==> flow/design.v <==
`timescale 1ns / 1ps
module fsm(clk, newGame, row1, row2, row3, row4, change, image_red, image_blue, image_green, playerTurn);
    input clk, newGame, row1, row2, row3, row4, change;
    output [0:7] [7:0] image_red, image_blue, image_green;
    output playerTurn;
    reg success, playerTurn, chosenRowLeft, chosenRowRight, playL, playR, rowFinish1, rowFinish2, rowFinish3, rowFinish4;
    reg [3:0] crL, crR, countRow1, countRow2, countRow3, countRow4;
    reg [0:7] [7:0] image_red, image_blue, image_green;
    always_ff @(posedge clk, posedge newGame)
        if (newGame) begin
            success = 0;
            playerTurn = 1;
            countRow1 = 0;
            countRow2 = 0;
            countRow3 = 0;
            countRow4 = 0;
            rowFinish1 = 0;
            rowFinish2 = 0;
            rowFinish3 = 0;
            rowFinish4 = 0;
            chosenRowLeft = 0;
            chosenRowRight = 0;
            crL = 0;
            crR = 0;
            playL = 0;
            playR = 0;
            image_green = 
            {8'b00000000, 
              8'b00000000, 
              8'b00000000, 
              8'b00000000, 
              8'b00000000, 
              8'b00000000, 
              8'b00000000, 
              8'b00000000};
           image_blue = 
            {8'b00000000,
              8'b00000011,
              8'b00000011,
              8'b00110011,
              8'b00110011,
              8'b00110011,
              8'b00000011,
              8'b00000011};
            image_red = 
            {8'b00000000, 
              8'b00000000, 
              8'b00001100, 
              8'b00001100, 
              8'b11001100, 
              8'b00001100, 
              8'b00001100, 
              8'b00000000};     
        end else if (!success && row1 && playerTurn && (crL == 4'b0001 || !chosenRowLeft ) && !rowFinish1 && !(crR == 4'b0001)) begin
            if(!chosenRowLeft) begin
                crL = 4'b0001;
                chosenRowLeft = 1;
                end
            playL = 1;
            image_red [countRow1 + 4] [7] = 0;
            image_red [countRow1 + 4] [6] = 0;
            countRow1 = countRow1 + 1;
            if(image_red [4][6] == 0) begin
                 rowFinish1 = 1;
                 playL = 0;
                 playR = 0;
                 playerTurn = 0;
                 crL = 4'b0000;
                 chosenRowLeft = 0;
                 end
            success = 1;
        end else if (!success && row2 && playerTurn && (crL == 4'b0010 || !chosenRowLeft ) && !rowFinish2 && !(crR == 4'b0010)) begin
            if(!chosenRowLeft) begin
                crL = 4'b0010;
                chosenRowLeft = 1;
                end
            playL = 1;
            image_blue [countRow2 + 3] [5] = 0;
            image_blue [countRow2 + 3] [4] = 0;
            countRow2 = countRow2 + 1;
            if(image_blue [5][4] == 0) begin
               rowFinish2 = 1;
               playL = 0;
               playR = 0;
               playerTurn = 0;
               crL = 4'b0000;
               chosenRowLeft = 0;
               end
            success = 1;
        end  else if (!success && row3 && playerTurn && (crL == 4'b0100 || !chosenRowLeft ) && !rowFinish3 && !(crR == 4'b0100)) begin
            if(!chosenRowLeft) begin
                crL = 4'b0100;
                chosenRowLeft = 1;
                end
            playL = 1;
            image_red [countRow3 + 2] [3] = 0;
            image_red [countRow3 + 2] [2] = 0;
            countRow3 = countRow3 + 1;
            if(image_red [6][2] == 0) begin
               rowFinish3 = 1;
               playL = 0;
               playR = 0;
               playerTurn = 0;
               crL = 4'b0000;
               chosenRowLeft = 0;
               end
            success = 1;
         end else if (!success && row4 && playerTurn && (crL == 4'b1000 || !chosenRowLeft ) && !rowFinish4 && !(crR == 4'b1000)) begin
            if(!chosenRowLeft) begin
                crL = 4'b1000;
                chosenRowLeft = 1;
                end
            playL = 1;
            image_blue [countRow4 + 1] [1] = 0;
            image_blue [countRow4 + 1] [0] = 0;
            countRow4 = countRow4 + 1;
            if(image_blue [7][0] == 0) begin
                rowFinish4 = 1;
                playL = 0;
                playR = 0;
                playerTurn = 0;
                crL = 4'b0000;
                chosenRowLeft = 0;
                end
            success = 1;
         end else if (!success && row1 && !playerTurn && (crR == 4'b0001 || !chosenRowRight ) && !rowFinish1 && !(crL == 4'b0001)) begin
           if(!chosenRowRight) begin
                 crR = 4'b0001;
                 chosenRowRight = 1;
                 end
            playR = 1;
            image_red [countRow1 + 4] [7] = 0;
            image_red [countRow1 + 4] [6] = 0;
            countRow1 = countRow1 + 1;
            if(image_red [4][6] == 0) begin
                rowFinish1 = 1;
                playL = 0;
                playR = 0;
                playerTurn = 1;
                crR = 4'b0000;
                chosenRowRight = 0;
                end
            success = 1;
        end else if (!success && row2 && !playerTurn && (crR == 4'b0010 || !chosenRowRight ) && !rowFinish2 && !(crL == 4'b0010)) begin
            if(!chosenRowRight) begin
                crR = 4'b0010;
                chosenRowRight = 1;
                end
            playR = 1;
            image_blue [countRow2 + 3] [5] = 0;
            image_blue [countRow2 + 3] [4] = 0;
            countRow2 = countRow2 + 1;
            if(image_blue [5][4] == 0) begin
                rowFinish2 = 1;
                playL = 0;
                playR = 0;
                playerTurn = 1;
                crR = 4'b0000;
                chosenRowRight = 0;
                end
            success = 1;
        end  else if (!success && row3 && !playerTurn && (crR == 4'b0100 || !chosenRowRight ) && !rowFinish3 && !(crL == 4'b0100)) begin
            if(!chosenRowRight) begin
                crR = 4'b0100;
                chosenRowRight = 1;
                end
            playR = 1;
            image_red [countRow3 + 2] [3] = 0;
            image_red [countRow3 + 2] [2] = 0;
            countRow3 = countRow3 + 1;
            if(image_red [6][2] == 0) begin
               rowFinish3 = 1;
               playL = 0;
               playR = 0;
               playerTurn = 1;
               crR = 4'b0000;
               chosenRowRight = 0;
               end
            success = 1;
         end  else if (!success && row4 && !playerTurn && (crR == 4'b1000 || !chosenRowRight ) && !rowFinish4 && !(crL == 4'b1000)) begin
         if(!chosenRowRight) begin
                 crR = 4'b1000;
                 chosenRowRight = 1;
                 end
            playR = 1;
            image_blue [countRow4 + 1] [1] = 0;
            image_blue [countRow4 + 1] [0] = 0;
            countRow4 = countRow4 + 1;
             if(image_blue [7][0] == 0) begin
                   rowFinish4 = 1;
                   playL = 0;
                   playR = 0;
                   playerTurn = 1;
                   crR = 4'b0000;
                   chosenRowRight = 0;
                   end
            success = 1;
         end else if (change) begin
                if(playL || playR) begin
                    playerTurn = !playerTurn;
                    playL = 0;
                    playR = 0;
                end
         end else if (!row1 && !row2 && !row3 && !row4) begin
            success = 0;
         end       
endmodule
Reports on fsm
The steps from the RTL of fsm to its reports follow in flow order. Line numbers count from 1 in the design file above. Library cell names are shortened. A cell with -- has no value.

Top module: fsm. Clock: clk. Library: sky130hd. Library corner: tt_025C_1v80.

Word level
Yosys after proc, flatten, opt, wreduce and memory -nomap, before mapping. Memory bits, and registers merged into a memory's read port (data or address), are not among the register bits. Print and check cells are not counted. Equal cells are merged and count once.

Under bits in registers stands 162. Under latch bits stands 0. The entry for RAM bits reads 0. For memory bits (read-only) the number is 0. Under word width x clocked read ports stands 0. The figure for memories kept is 0. Under bits of input ports stands 7. The figure for output and inout port bits is 193. Under word-level cells stands 365.

The entry for $add $sub $neg reads 26. $mul: 0. Divide/modulo/power cells: 0. Under magnitude comparators stands 0. The figure for equality and inequality tests is 45. Shift operators: 16. The entry for muxes and demuxes reads 140. Bitwise operators: 28. Reductions and logical operators: 92.

Operators by type and width (count): variable shift 1 x 33 -> 64 bit with constant A (16); two-way mux 64 bit (14); AND 64 bit (8); bitwise OR 64 bit (8); inverter 64 bit (8); negator 32 -> 33 bit (8); two-way mux 4 bit (44); two-way mux 1 bit (82); adder 32 x 3 -> 32 bit with constant B (2); logical AND 1 bit (39); adder 32 x 1 -> 32 bit with constant B (1); adder 32 x 2 -> 32 bit with constant B (1); subtractor 3 x 29 -> 29 bit with constant A (1); nonzero test 9 bit (3); != test 2 bit with constant B (13); != test 5 bit with constant B (5); logical NOT 1 bit (20); != test 4 bit with constant B (5); AND reduction 5 bit (4); adder 9 x 4 -> 10 bit with constant B (2); subtractor 3 x 5 -> 6 bit with constant A (3); AND reduction 6 bit (3); nonzero test 4 bit (4); != test 8 bit with constant B (2); != test 3 bit with constant B (5); != test 7 bit with constant B (2); adder 4 x 1 -> 4 bit with constant B (3); != test 6 bit with constant B (2).

Other operator kinds: 19; their cells: 39.

Logic depth
Yosys ltp: most cells in a row. Word level: on the elaborated netlist, between registers, memories and ports. Mapped: between sequential cells and ports; inverters and the memories' decode and read muxes count.

Under depth in word-level cells stands 19. Under ABC_AREA stands 0. The entry for gate-level depth with buffers reads 15. The entry for gate-level depth less buffers reads 13.

After synthesis
The flow's flattened synthesis, as Yosys stat reports it; memories are mapped. The netlist is that of the ABC_AREA named above (0 if unset); the other value can give another one. The area totals of this step are shown rounded.

Cells in the netlist: 601. For chip area (Yosys) the number is 5900 um2. For sequential part of the area the number is 2490 um2. Under flip-flop cells stands 98. Under buffer cells stands 144.

Cells by type: dfrtp_1 (count 65, total area 1626.56 um2); buf_4 (count 128, total area 960.922 um2); dfstp_2 (count 33, total area 867.082 um2); ha_1 (count 20, total area 250.24 um2); nor2b_1 (count 25, total area 156.4 um2); nand2_1 (count 41, total area 153.898 um2); and2_1 (count 20, total area 125.12 um2); xnor2_1 (count 13, total area 113.859 um2); a21boi_0 (count 15, total area 112.608 um2); nor2_1 (count 28, total area 105.101 um2); o31a_1 (count 10, total area 87.584 um2); nand3_1 (count 16, total area 80.077 um2); inv_1 (count 20, total area 75.072 um2); o21ai_0 (count 13, total area 65.062 um2); nand2b_1 (count 9, total area 56.304 um2); nor3_1 (count 11, total area 55.053 um2); nor4_1 (count 8, total area 50.048 um2); o21a_1 (count 6, total area 45.043 um2).

Not listed: further types 51, cells in them 120.

Path before layout
Source: OpenSTA report_checks on the synthesized netlist (no wires, ideal clock, input and output delay 20% of the period each), path of least setup slack; recovery checks are left aside. Register names are those of the netlist, which keeps one name where synthesis merged equal registers.

Kind: reg-to-reg. From: reg countRow4[0]. To: reg playR. The figure for period is 4.44 ns. Under library setup time stands 0.124 ns. The figure for time at the first pin is 0.000 ns. The entry for arrival time reads 3.257 ns. The entry for data required time reads 4.316 ns. For setup slack the number is 1.059 ns. The figure for delay of the path is 3.381 ns. The entry for stages reads 14. For path buffers the number is 1. For period reached after synthesis the number is 3.381 ns.

"delay of the path" = arrival - input delay + setup time. "stages" counts driving pins, that of a launching flip-flop among them; a cell with two outputs on the path counts twice. "period reached after synthesis" is the clock period less the worst setup slack; recovery checks do not enter. This is arithmetic on one report: input and output delays are still those of the set period (20% each). At most two assigning lines are given for a register; there are more.

Cell sequence: dfrtp_1 > buf_2 > and3_1 > xnor2_1 > ha_1 > nand2_1 > ha_1 > nor4bb_1 > nand4_1 > nor4_1 > o211ai_1 > a41oi_1 > nand2_1 > a211o_1.

RTL lines, path after synthesis: start: declaration (RTL line 7) `reg [3:0] crL, crR, countRow1, countRow2, countRow3, countRow4;`; start: assignment (RTL line 116) `countRow4 = countRow4 + 1;`; start: assignment (RTL line 188) `countRow4 = countRow4 + 1;`; end: assignment (RTL line 26) `playR = 0;`; end: assignment (RTL line 66) `playR = 0;`; end: declaration (RTL line 6) `reg success, playerTurn, chosenRowLeft, chosenRowRight, playL, playR, rowFinish1, rowFinish2, rowFinish3, rowF ...`.

No chain of elaborated cells between the ends is given.

Worst path after layout
From the final timing report of run A: the path of least setup slack in the routed layout; clock arrival at registers is part of the times.

Kind: reg-to-reg. From: reg countRow4[0]. To: reg playR. The figure for period is 4.25 ns. Under library setup time stands 0.10 ns. The figure for time at the first pin is 0.38 ns. The entry for arrival time reads 4.07 ns. The entry for data required time reads 4.53 ns. For setup slack the number is 0.46 ns. The entry for stages reads 13. For path buffers the number is 0.

At most two assigning lines are given for a register; there are more.

Cell sequence: dfrtp_1 > ha_1 > xnor2_1 > nor3_1 > nand2_1 > ha_1 > nor4bb_1 > nand4_1 > nor4_1 > o211ai_1 > a41oi_1 > nand2_1 > a211o_1.

RTL lines, path post-layout: start: declaration (RTL line 7) `reg [3:0] crL, crR, countRow1, countRow2, countRow3, countRow4;`; start: assignment (RTL line 116) `countRow4 = countRow4 + 1;`; start: assignment (RTL line 188) `countRow4 = countRow4 + 1;`; end: assignment (RTL line 26) `playR = 0;`; end: assignment (RTL line 66) `playR = 0;`; end: declaration (RTL line 6) `reg success, playerTurn, chosenRowLeft, chosenRowRight, playL, playR, rowFinish1, rowFinish2, rowFinish3, rowF ...`.

No chain of elaborated cells between the ends is given.

Lab notebook: fsm

2 stored runs of fsm in the flow (synthesis by Yosys, layout by OpenROAD, sky130hd cells), in arbitrary order. Constraints: input delay and output delay 20% of the set period each, output load 0.01 pF. "achieved clock period" = clock period - worst setup slack. The figure is calculated, with input and output delays left at 20% of the set period. "time of the worst setup path" means the part of the period allowed to the worst setup path (the constraints hold back 20% at inputs and 20% at outputs) less its slack; where the path has registers, the arrival times of their clocks count too. "total power after layout": no workload was simulated; the value follows from the tool's default switching activity. Measured values are rounded.

Run A has these settings: period_ns 4.25; CORE_UTILIZATION 59; CAP_MARGIN 20; CORE_MARGIN 2; SLEW_MARGIN 20. The measured worst hold slack in the final report is 0.458 ns. The total power after layout stands at 0.00271 W. The chip area in the Yosys report stands at 5900 um2. The worst setup slack after layout stands at 0.459 ns. The overall die area stands at 10800 um2. For the time of the worst setup path the run shows 3.79 ns. Kind of the worst setup path: reg-to-reg. The utilization after routing is 0.665. The area of the standard cells in the finished layout stands at 6470 um2. For the total negative slack the run shows 0.000 ns. The measured achieved clock period is 3.791 ns.

Run B has these settings: period_ns 7.09; CORE_UTILIZATION 36; SETUP_SLACK_MARGIN 0.07; PLACE_DENSITY_LB_ADDON 0.05; CELL_PAD_IN_SITES_GLOBAL_PLACEMENT 3; ABC_AREA 1; GPL_TIMING_DRIVEN 0; CTS_CLUSTER_SIZE 32; CTS_CLUSTER_DIAMETER 87; CAP_MARGIN 30; CORE_MARGIN 2; SLEW_MARGIN 20. Outcome: no results, placement failed with FLW-0024.
