==> flow/design.v <==
`timescale 1ns / 1ps
module debounce (
    input clk,
    input btn,
    output out
  );
  reg [16:0] ctr_d, ctr_q;
  reg [1:0] sync_d, sync_q;
  assign out = ctr_q == {17{1'b1}};
  always @(*) begin
    sync_d[0] = btn;
    sync_d[1] = sync_q[0];
    ctr_d = ctr_q + 1'b1;
    if (ctr_q == {17{1'b1}}) begin
      ctr_d = ctr_q;
    end
    if (!sync_q[1])
      ctr_d = 17'd0;
  end
  always @(posedge clk) begin
    ctr_q <= ctr_d;
    sync_q <= sync_d;
  end
endmodule
* Tool chain data of debounce
Tool output for the design above, in the order of the flow.
Lines are those of the file above, counted from 1.
Library cell names are shortened.
Not given: --
- Design top :: debounce
- Clock port :: clk
- Cell library :: sky130hd
- Corner :: tt_025C_1v80

* Word level
Yosys after proc, flatten, opt, wreduce and memory -nomap, before mapping. Enables and synchronous resets that opt folds into registers are not counted as muxes. Memory bits, and registers merged into a memory's read port (data or address), are not among the register bits. Print and check cells are not counted. Equal cells are merged and count once.
- Bits in registers :: 19
- Input bits :: 2
- Output and inout port bits :: 1
- Cells after elaboration :: 4
- $add $sub $neg :: 1
- Eq/ne operators :: 1
** Operators by type and width (count)
- adder 17 x 1 -> 17 bit with constant B :: 1
- == test 17 bit with constant B :: 1

* Logic depth
Longest topological path by Yosys (ltp), each cell counted once; first at word level (registers and memories cut), then after technology mapping (sequential cells cut; the memories' decode and read muxes count).
- Word-level depth :: 1
- ABC_AREA :: 0
- Gate-level depth with buffers :: 9
- Mapped depth without buffers :: 8

* Synthesis result
Yosys stat after the flow's synthesis: flattened, memories mapped to cells. It holds for the ABC_AREA given above (unset counts as 0); a run with the other value may have another netlist.
Totals and module areas in this step are rounded.
** Cells by type
- dfxtp_1 :: count 19, total area 380.365 sq um
- and2_1 :: count 10, total area 62.56 sq um
- xnor2_1 :: count 6, total area 52.55 sq um
- mux2i_1 :: count 5, total area 50.048 sq um
- ha_1 :: count 3, total area 37.536 sq um
- nand3_1 :: count 7, total area 35.034 sq um
- xor2_1 :: count 4, total area 35.034 sq um
- nand2b_1 :: count 4, total area 25.024 sq um
- nor4_4 :: count 1, total area 21.27 sq um
- nor3_1 :: count 4, total area 20.019 sq um
- nand2_1 :: count 5, total area 18.768 sq um
- nor2b_1 :: count 3, total area 18.768 sq um
- nand3_4 :: count 1, total area 17.517 sq um
- nand4_1 :: count 2, total area 12.512 sq um
- nand4_2 :: count 1, total area 12.512 sq um
- nor4_1 :: count 2, total area 12.512 sq um
- buf_6 :: count 1, total area 11.261 sq um
- nand3b_2 :: count 1, total area 11.261 sq um
Other cell types: 12; their cells: 13.
- Standard cells after synthesis :: 92
- Chip area (Yosys) :: 920 sq um
- Sequential area :: 380 sq um
- Flip-flop cells :: 19
- Buffer cells :: 3

* Path before layout
OpenSTA on the mapped netlist: ideal clock, no wires. The path of least setup slack (recovery checks aside). Input and output delay are each 20% of the period. Register names are those of the netlist, which keeps one name where synthesis merged equal registers.
- Kind :: register to register
- Start point :: register ctr_q[7]
- End point :: register ctr_q[15]
- Clock period :: 2.74 ns
- Setup time :: 0.070 ns
- Launch time at the first pin :: 0.000 ns
- Arrival :: 2.015 ns
- Required time :: 2.670 ns
- Path slack :: 0.655 ns
- Delay of the path :: 2.085 ns
- Driving pins on the path :: 10
- Buffers on the path :: 1
- Period reached after synthesis :: 2.085 ns
"delay of the path" = arrival - input delay + setup time.
"driving pins on the path": output pins that drive a net of the path, with the launching flip-flop's if there is one; two outputs of one cell count as two.
"period reached after synthesis" is the clock period less the worst setup slack; recovery checks do not enter. This is arithmetic on one report: input and output delays are still those of the set period (20% each).
The rows between start and end are the longest chain of elaborated cells between them; the timing report does not say that the signal goes this way. Where chains are equally long, one stands for them.
A line is the first line of the expression or statement that the cell stems from. Yosys adds cells for indexed reads and writes and turns some case tables into memories.
- Path through :: dfxtp_1 and4_2 nand3_1 nor3_1 ha_1 buf_6 nand3b_2 nor4_4 or3b_1 a21boi_1
- Cells in the longest elaborated chain :: 1
- Elaborated cells between the ends (all ways) :: 2
- Classes of those cells :: add/sub (1); eq/ne (1)
** Ends and longest elaborated chain, post-synthesis
- start, declared :: RTL line 7 : reg [16:0] ctr_d, ctr_q;
- start, assigned :: RTL line 21 : ctr_q <= ctr_d;
- adder 17 x 1 -> 17 bit :: RTL line 13 : ctr_d = ctr_q + 1'b1;
- end, assigned :: RTL line 21
- end, declared :: RTL line 7

* Timing after layout
From the final timing report of stored run 1: the path of least setup slack in the routed layout; clock arrival at registers is part of the times.
- Kind :: register to output
- Start point :: register ctr_q[7]
- End point :: output port out
- Clock period :: 2.36 ns
- Output delay :: 0.47 ns
- Launch time at the first pin :: 0.29 ns
- Arrival :: 1.47 ns
- Required time :: 1.89 ns
- Path slack :: 0.41 ns
- Driving pins on the path :: 6
- Buffers on the path :: 1
The rows between start and end are the longest chain of elaborated cells between them; the timing report does not say that the signal goes this way. Where chains are equally long, one stands for them.
- Path through :: dfxtp_4 and4_4 nand3_4 nor3_4 ha_2 buf_6
- Cells in the longest elaborated chain :: 1
- Elaborated cells between the ends (all ways) :: 1
- Classes of those cells :: eq/ne (1)
** Ends and longest elaborated chain, after layout
- start, declared :: RTL line 7 : reg [16:0] ctr_d, ctr_q;
- start, assigned :: RTL line 21 : ctr_q <= ctr_d;
- == test 17 bit :: RTL line 9 : assign out = ctr_q == {17{1'b1}};
- end, declared :: RTL line 5 : output out

Data sheet: physical implementation of debounce

Record of 2 stored runs of the RTL-to-layout flow on debounce, platform sky130hd. The runs are unordered. Constraints: input delay and output delay 20% of the set period each, output load 0.01 pF.
"clock period achieved" means the clock period less the worst setup slack. The figure is calculated, with input and output delays left at 20% of the set period.
"time used up by the worst setup path" is the time allowed to the run's worst setup path (the clock period less input and output delay, where it has them) less its slack. Clock arrival times count: a late capture clock shortens it, a late launch clock lengthens it.
By "total power of the final layout" is meant OpenSTA's value without simulated activity: inputs other than the clock are taken to toggle once in ten clock periods, and the tool carries that through the logic.
Results are given in rounded form.

* Stored run 1
** Files
==> flow/run.sh <==
#!/bin/bash
# the make line also repeats the synthesis and layout settings of config.mk as NAME=value (left out here)
make -C /OpenROAD-flow-scripts/flow DESIGN_CONFIG=/design/flow/config.mk WORK_HOME=/design/flow/orfs CLKGATE_MAP_FILE= finish
==> flow/config.mk <==
export PLATFORM = sky130hd
export DESIGN_NAME = debounce
export DESIGN_NICKNAME = debounce
export VERILOG_FILES = /design/flow/design.v
export SDC_FILE = /design/flow/constraint.sdc
export NUM_CORES = 4
export LEC_CHECK = 0
export CAP_MARGIN = 20
export CORE_MARGIN = 2
export CORE_UTILIZATION = 40
export SETUP_SLACK_MARGIN = 0.38
export SLEW_MARGIN = 20
==> flow/constraint.sdc <==
create_clock -name core_clock -period 2.36 [get_ports {clk}]
set_input_delay 0.4720 -clock core_clock [delete_from_list [all_inputs] [get_ports {clk}]]
set_output_delay 0.4720 -clock core_clock [all_outputs]
set_load 0.01 [all_outputs]
** Results
- Utilization of the finished layout :: 56 %
- Time used up by the worst setup path :: 1.47 ns
- Critical path type :: register to output
- Synthesized cell area :: 920 sq um
- Total negative setup slack :: 0.000 ns
- Worst setup slack after layout :: 0.41 ns
- Standard-cell area of the final layout :: 1200 sq um
- Clock period achieved :: 1.946 ns
- Worst hold slack :: 0.34 ns
- Total power of the final layout :: 0.53 mW
- Total die area :: 2700 sq um

* Stored run 2
** Files
==> flow/run.sh <==
#!/bin/bash
# the make line also repeats the synthesis and layout settings of config.mk as NAME=value (left out here)
make -C /OpenROAD-flow-scripts/flow DESIGN_CONFIG=/design/flow/config.mk WORK_HOME=/design/flow/orfs CLKGATE_MAP_FILE= finish
==> flow/config.mk <==
export PLATFORM = sky130hd
export DESIGN_NAME = debounce
export DESIGN_NICKNAME = debounce
export VERILOG_FILES = /design/flow/design.v
export SDC_FILE = /design/flow/constraint.sdc
export NUM_CORES = 4
export LEC_CHECK = 0
export CAP_MARGIN = 20
export CELL_PAD_IN_SITES_DETAIL_PLACEMENT = 2
export CORE_MARGIN = 2
export CORE_UTILIZATION = 42
export CTS_CLUSTER_DIAMETER = 358
export MAX_ROUTING_LAYER = met5
export PLACE_DENSITY = 0.4
export SLEW_MARGIN = 20
export TNS_END_PERCENT = 25
==> flow/constraint.sdc <==
create_clock -name core_clock -period 2.14 [get_ports {clk}]
set_input_delay 0.4280 -clock core_clock [delete_from_list [all_inputs] [get_ports {clk}]]
set_output_delay 0.4280 -clock core_clock [all_outputs]
set_load 0.01 [all_outputs]
** Results
- Utilization of the finished layout :: 57 %
- Time used up by the worst setup path :: 2.09 ns
- Critical path type :: register to register
- Synthesized cell area :: 920 sq um
- Total negative setup slack :: 0.000 ns
- Worst setup slack after layout :: 0.054 ns
- Standard-cell area of the final layout :: 1100 sq um
- Clock period achieved :: 2.086 ns
- Worst hold slack :: 0.35 ns
- Total power of the final layout :: 0.60 mW
- Total die area :: 2600 sq um
